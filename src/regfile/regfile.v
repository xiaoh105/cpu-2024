==> flow/design.v <==
module regfile(
    input clk,
    input rst,
    input dependency_rst,
    input hci_rdy,
    input write_en,
    input [4:0] write_dependency,
    input [4:0] write_id,
    input [31:0] write_val,
    input [4:0] query1_id,
    input [4:0] query2_id,
    input dependency_set_en,
    input [4:0] dependency_reg,
    input [4:0] dependency_dependency,
    output reg query1_has_dependency,
    output reg [4:0] query1_dependency,
    output reg [31:0] query1_val,
    output reg query2_has_dependency,
    output reg [4:0] query2_dependency,
    output reg [31:0] query2_val
);
    reg [31:0] reg_value[31:0];
    reg reg_has_dependency[31:0];
    reg [4:0] reg_dependency[31:0];
    always @(*) begin
        query1_has_dependency = dependency_set_en && dependency_reg == query1_id ? 1 : 
            (write_en && write_dependency == reg_dependency[query1_id]) ? 0 : reg_has_dependency[query1_id];
        query1_dependency = 
            dependency_set_en && dependency_reg == query1_id ? dependency_dependency : reg_dependency[query1_id];
        query1_val = 
            (write_en && 
                reg_has_dependency[query1_id] && 
                write_dependency == reg_dependency[query1_id]) ? 
            write_val : reg_value[query1_id];
        query2_has_dependency = dependency_set_en && dependency_reg == query2_id ? 1 : 
            (write_en && write_dependency == reg_dependency[query2_id]) ? 0 : reg_has_dependency[query2_id];
        query2_dependency = 
            dependency_set_en && dependency_reg == query2_id ? dependency_dependency : reg_dependency[query2_id];
        query2_val = 
            (write_en && 
                reg_has_dependency[query2_id] && 
                write_dependency == reg_dependency[query2_id]) ? 
            write_val : reg_value[query2_id];
    end
    always @(posedge clk) begin : regfile_sequential
        integer i;
        if (rst) begin
            for (i = 0; i < 32; i = i + 1) begin
                reg_has_dependency[i] <= 0;
                reg_value[i] <= 0;
                reg_dependency[i] <= 0;
            end
        end else if (!hci_rdy) begin
        end else if (dependency_rst) begin
            for (i = 0; i < 32; i = i + 1) begin
                reg_has_dependency[i] <= 0;
            end
        end else begin
            if (write_en && dependency_set_en && dependency_reg == write_id && write_id != 0) begin
                reg_value[write_id] <= write_val;
                reg_dependency[write_id] <= dependency_dependency;
            end else begin
                if (write_en && write_id != 0) begin
                    reg_has_dependency[write_id] <= (write_dependency == reg_dependency[write_id]) ? 0 : 1;
                    reg_value[write_id] <= write_val;
                end
                if (dependency_set_en && dependency_reg != 0) begin
                    reg_has_dependency[dependency_reg] <= 1;
                    reg_dependency[dependency_reg] <= dependency_dependency;
                end
            end
        end
    end
endmodule
[From RTL to reports: regfile]
What the tools print for regfile, step after step.
Lines are those of the file above, counted from 1.
Operators: Yosys type, input widths -> output width; for muxes data width and select width s.
Library cell names are shortened.
Not given: n/a
Set-up
  top module: regfile
  clock port: clk
  cell library: sky130hd
  timing corner: tt_025C_1v80

[After elaboration]
Source: Yosys, flattened and elaborated, memories not mapped. Widths are those after wreduce; folded enables and synchronous resets count as part of the registers. Registers that Yosys merges into a memory's read port (data or address) are not register bits. Print and check cells do not count.
Memory sizes are those after Yosys's memory passes, which may raise the word count (mostly to a power of two), join words into wider ones and drop unused or constant bits.
Word-level totals
  register bits: 0
  memory bits (writable): 1216
  memories kept: 3
  input bits: 68
  output and inout port bits: 76
  cells after elaboration: 102
Memories
  reg_value: depth 32, bits a word 32, line 22  | reg [31:0] reg_value[31:0];
  reg_dependency: depth 32, bits a word 5, line 24  | reg [4:0] reg_dependency[31:0];
  reg_has_dependency: depth 32, bits a word 1, line 23  | reg reg_has_dependency[31:0];
Cells by class
  equal/unequal tests: 6
  mux-type cells: 72
  bitwise gates (word level): 5
  reduce/logical cells: 16
Operators by type and width (count)
  $mux 32: 12
  $mux 5: 27
  $eq 5x5->1: 6
  $mux 1: 30
  $logic_and 1x1->1: 13
  $reduce_bool 5->1: 2
  $mux 8: 1
  $or 1x1->1: 5
  $reduce_or 5->1: 1
  $mux 4: 1
  $mux 2: 1

[Depth]
Longest topological path by Yosys (ltp), each cell counted once; first at word level (registers and memories cut), then after technology mapping (sequential cells cut; the memories' decode and read muxes count).
Logic depth
  depth in word-level cells: 9
  ABC_AREA: 0
  mapped depth: 13
  gate-level depth less buffers: 8

[Netlist]
Source: synth_stat.txt of the flow (Yosys; design flattened, memories mapped). It holds for the ABC_AREA given above (unset counts as 0); a run with the other value may have another netlist.
Cell types (count)
  edfxtp_1: 1184
  mux4_2: 709
  and2_1: 612
  and3_1: 516
  clkbuf_1: 427
  mux2i_1: 150
  mux2_2: 102
  dfxtp_1: 32
  a22oi_1: 81
  mux2_1: 37
  or2_1: 63
  nor2_1: 80
  a32oi_1: 31
  buf_1: 60
  o31ai_1: 28
  nand2_1: 54
  a21oi_1: 40
  nor3_1: 36
Other cell types: 28; their cells: 151.
Synthesis totals
  cell count: 4393
  cell area after synthesis: 67498.5 um2
  sequential part of the area: 36194.7 um2
  mapped flip-flops: 1216

[Path before layout]
Path of least setup slack by OpenSTA after synthesis, without wires, with an ideal clock, recovery checks aside; 20% of the period is set as input and as output delay. Where synthesis merged equal registers, the netlist keeps one of their names.
Path after synthesis
  kind: input -> output
  from: input query2_id[0]
  to: output query2_val[11]
  clock period: 5.65 ns
  input delay: 1.130 ns
  output delay: 1.130 ns
  launch time at the first pin: 1.130 ns
  arrival: 4.040 ns
  path slack: 0.480 ns
  path delay: 2.910 ns
  stages: 8
  buffers on the path: 4
  period reached after synthesis: 5.17 ns
"path delay" = arrival - input delay + setup time.
At an output port there is no setup time.
"stages": output pins that drive a net of the path, with the launching flip-flop's if there is one; two outputs of one cell count as two.
"period reached after synthesis" = period - worst setup slack (recovery checks aside). The figure is calculated, with input and output delays left at 20% of the set period.
Between the ends stands the longest chain of elaborated cells between them, by number of cells; it is not shown to be the way that was timed. Of several equally long chains one is given.
Each line given opens the expression or statement behind the cell; cells for indexed reads and writes are added by Yosys, which also makes memories of some case tables.
A memory read counts as a cell of the chain, while the word-level depth stops at memories.
On the way, after synthesis
  path through: buf_2 buf_2 buf_2 buf_1 mux4_2 mux4_2 mux2_2 mux2_1
  cells in the longest elaborated chain: 4
  elaborated cells on any way between the ends: 7
  those cells by class: eq/ne (1); mux (1); reduce/logical (2); memory (3)
Ends and longest elaborated chain, after synthesis
  start, declared: line 11  | input [4:0] query2_id,
  $mem_v2 32x1: line 23  | reg reg_has_dependency[31:0];
  $logic_and 1x1->1 (2 in a row): line 40  | (write_en &&
  $mux 32: line 40
  end, declared: line 20  | output reg [31:0] query2_val

[Path in the finished layout]
From the final timing report of run 1: the path of least setup slack in the routed layout; clock arrival at registers is part of the times.
Path after layout
  kind: register -> output
  from: memory reg_dependency[14][0]
  to: output query2_val[17]
  clock period: 3.78 ns
  output delay: 0.76 ns
  launch time at the first pin: 0.84 ns
  arrival: 4.04 ns
  path slack: -1.02 ns
  stages: 11
  buffers on the path: 4
Between the ends stands the longest chain of elaborated cells between them, by number of cells; it is not shown to be the way that was timed. Of several equally long chains one is given.
A memory read counts as a cell of the chain, while the word-level depth stops at memories.
On the way, after layout
  path through: edfxtp_1 mux4_2 mux4_2 mux2_4 xnor2_2 nor4b_4 buf_12 buf_12 buf_12 mux2_4 buf_6
  cells in the longest elaborated chain: 4
  elaborated cells on any way between the ends: 4
  those cells by class: eq/ne (1); mux (1); reduce/logical (1); memory (1)
Ends and longest elaborated chain, after layout
  start, declared: line 24  | reg [4:0] reg_dependency[31:0];
  $mem_v2 32x5: line 24
  $eq 5x5->1: line 42  | write_dependency == reg_dependency[query2_id]) ?
  $logic_and 1x1->1: line 40  | (write_en &&
  $mux 32: line 40
  end, declared: line 20  | output reg [31:0] query2_val

==> runs of regfile <==
Flow measurements of regfile on sky130hd: 2 stored runs with different settings, listed in no order. Input and output delays are each 20% of the period that was set; the output load is 0.01 pF.
"achieved clock period (ns)" = clock period - worst setup slack. The figure is calculated, with input and output delays left at 20% of the set period.
"worst setup path time (ns)" = time allowed to the worst setup path (clock period - input delay - output delay, where it has them) - its slack; a late launch clock adds to it, a late capture clock takes from it.
"finish__power__total" rests on the timing tool's default activity at the inputs, not on a simulated workload.

Flow files of run 1
==> flow/run.sh <==
#!/bin/bash
# the make line also repeats the synthesis and layout settings of config.mk as NAME=value (left out here)
make -C /OpenROAD-flow-scripts/flow DESIGN_CONFIG=/design/flow/config.mk WORK_HOME=/design/flow/orfs CLKGATE_MAP_FILE= finish
==> flow/config.mk <==
export PLATFORM = sky130hd
export DESIGN_NAME = regfile
export DESIGN_NICKNAME = regfile
export VERILOG_FILES = /design/flow/design.v
export SDC_FILE = /design/flow/constraint.sdc
export NUM_CORES = 4
export LEC_CHECK = 0
export CAP_MARGIN = 20
export CELL_PAD_IN_SITES_GLOBAL_PLACEMENT = 1
export CORE_MARGIN = 2
export CORE_UTILIZATION = 19
export CTS_CLUSTER_SIZE = 89
export MAX_ROUTING_LAYER = met4
export MIN_ROUTING_LAYER = met1
export PLACE_DENSITY_LB_ADDON = 0.17
export SLEW_MARGIN = 40
==> flow/constraint.sdc <==
create_clock -name core_clock -period 3.78 [get_ports {clk}]
set_input_delay 0.7560 -clock core_clock [delete_from_list [all_inputs] [get_ports {clk}]]
set_output_delay 0.7560 -clock core_clock [all_outputs]
set_load 0.01 [all_outputs]

report of run 1
yosys chip area after synthesis (um^2): 67498.5
finish__design__die__area: 360036.0
finish__design__instance__area__stdcell: 86245.2
finish__design__instance__utilization: 0.2442
finish__timing__setup__ws: -1.020
finish__timing__setup__tns: -57.221
finish__timing__hold__ws: 0.490
finish__power__total: 3.668e-02
achieved clock period (ns): 4.800
worst setup path time (ns): 4.04
worst setup path kind: register -> output

Flow files of run 2
==> flow/run.sh <==
#!/bin/bash
# the make line also repeats the synthesis and layout settings of config.mk as NAME=value (left out here)
make -C /OpenROAD-flow-scripts/flow DESIGN_CONFIG=/design/flow/config.mk WORK_HOME=/design/flow/orfs CLKGATE_MAP_FILE= finish
==> flow/config.mk <==
export PLATFORM = sky130hd
export DESIGN_NAME = regfile
export DESIGN_NICKNAME = regfile
export VERILOG_FILES = /design/flow/design.v
export SDC_FILE = /design/flow/constraint.sdc
export NUM_CORES = 4
export LEC_CHECK = 0
export CAP_MARGIN = 20
export CELL_PAD_IN_SITES_DETAIL_PLACEMENT = 0
export CORE_ASPECT_RATIO = 0.51
export CORE_MARGIN = 5
export CORE_UTILIZATION = 44
export CTS_CLUSTER_DIAMETER = 219
export CTS_CLUSTER_SIZE = 97
export GPL_TIMING_DRIVEN = 1
export MAX_ROUTING_LAYER = met5
export PLACE_DENSITY_LB_ADDON = 0.07
export SETUP_SLACK_MARGIN = 0.93
export SLEW_MARGIN = 20
==> flow/constraint.sdc <==
create_clock -name core_clock -period 4.54 [get_ports {clk}]
set_input_delay 0.9080 -clock core_clock [delete_from_list [all_inputs] [get_ports {clk}]]
set_output_delay 0.9080 -clock core_clock [all_outputs]
set_load 0.01 [all_outputs]

report of run 2
yosys chip area after synthesis (um^2): 67498.5
finish__design__die__area: 161789.0
finish__design__instance__area__stdcell: 77215.3
finish__design__instance__utilization: 0.5076
finish__timing__setup__ws: -0.581
finish__timing__setup__tns: -29.419
finish__timing__hold__ws: 0.511
finish__power__total: 2.173e-02
achieved clock period (ns): 5.121
worst setup path time (ns): 4.21
worst setup path kind: register -> output
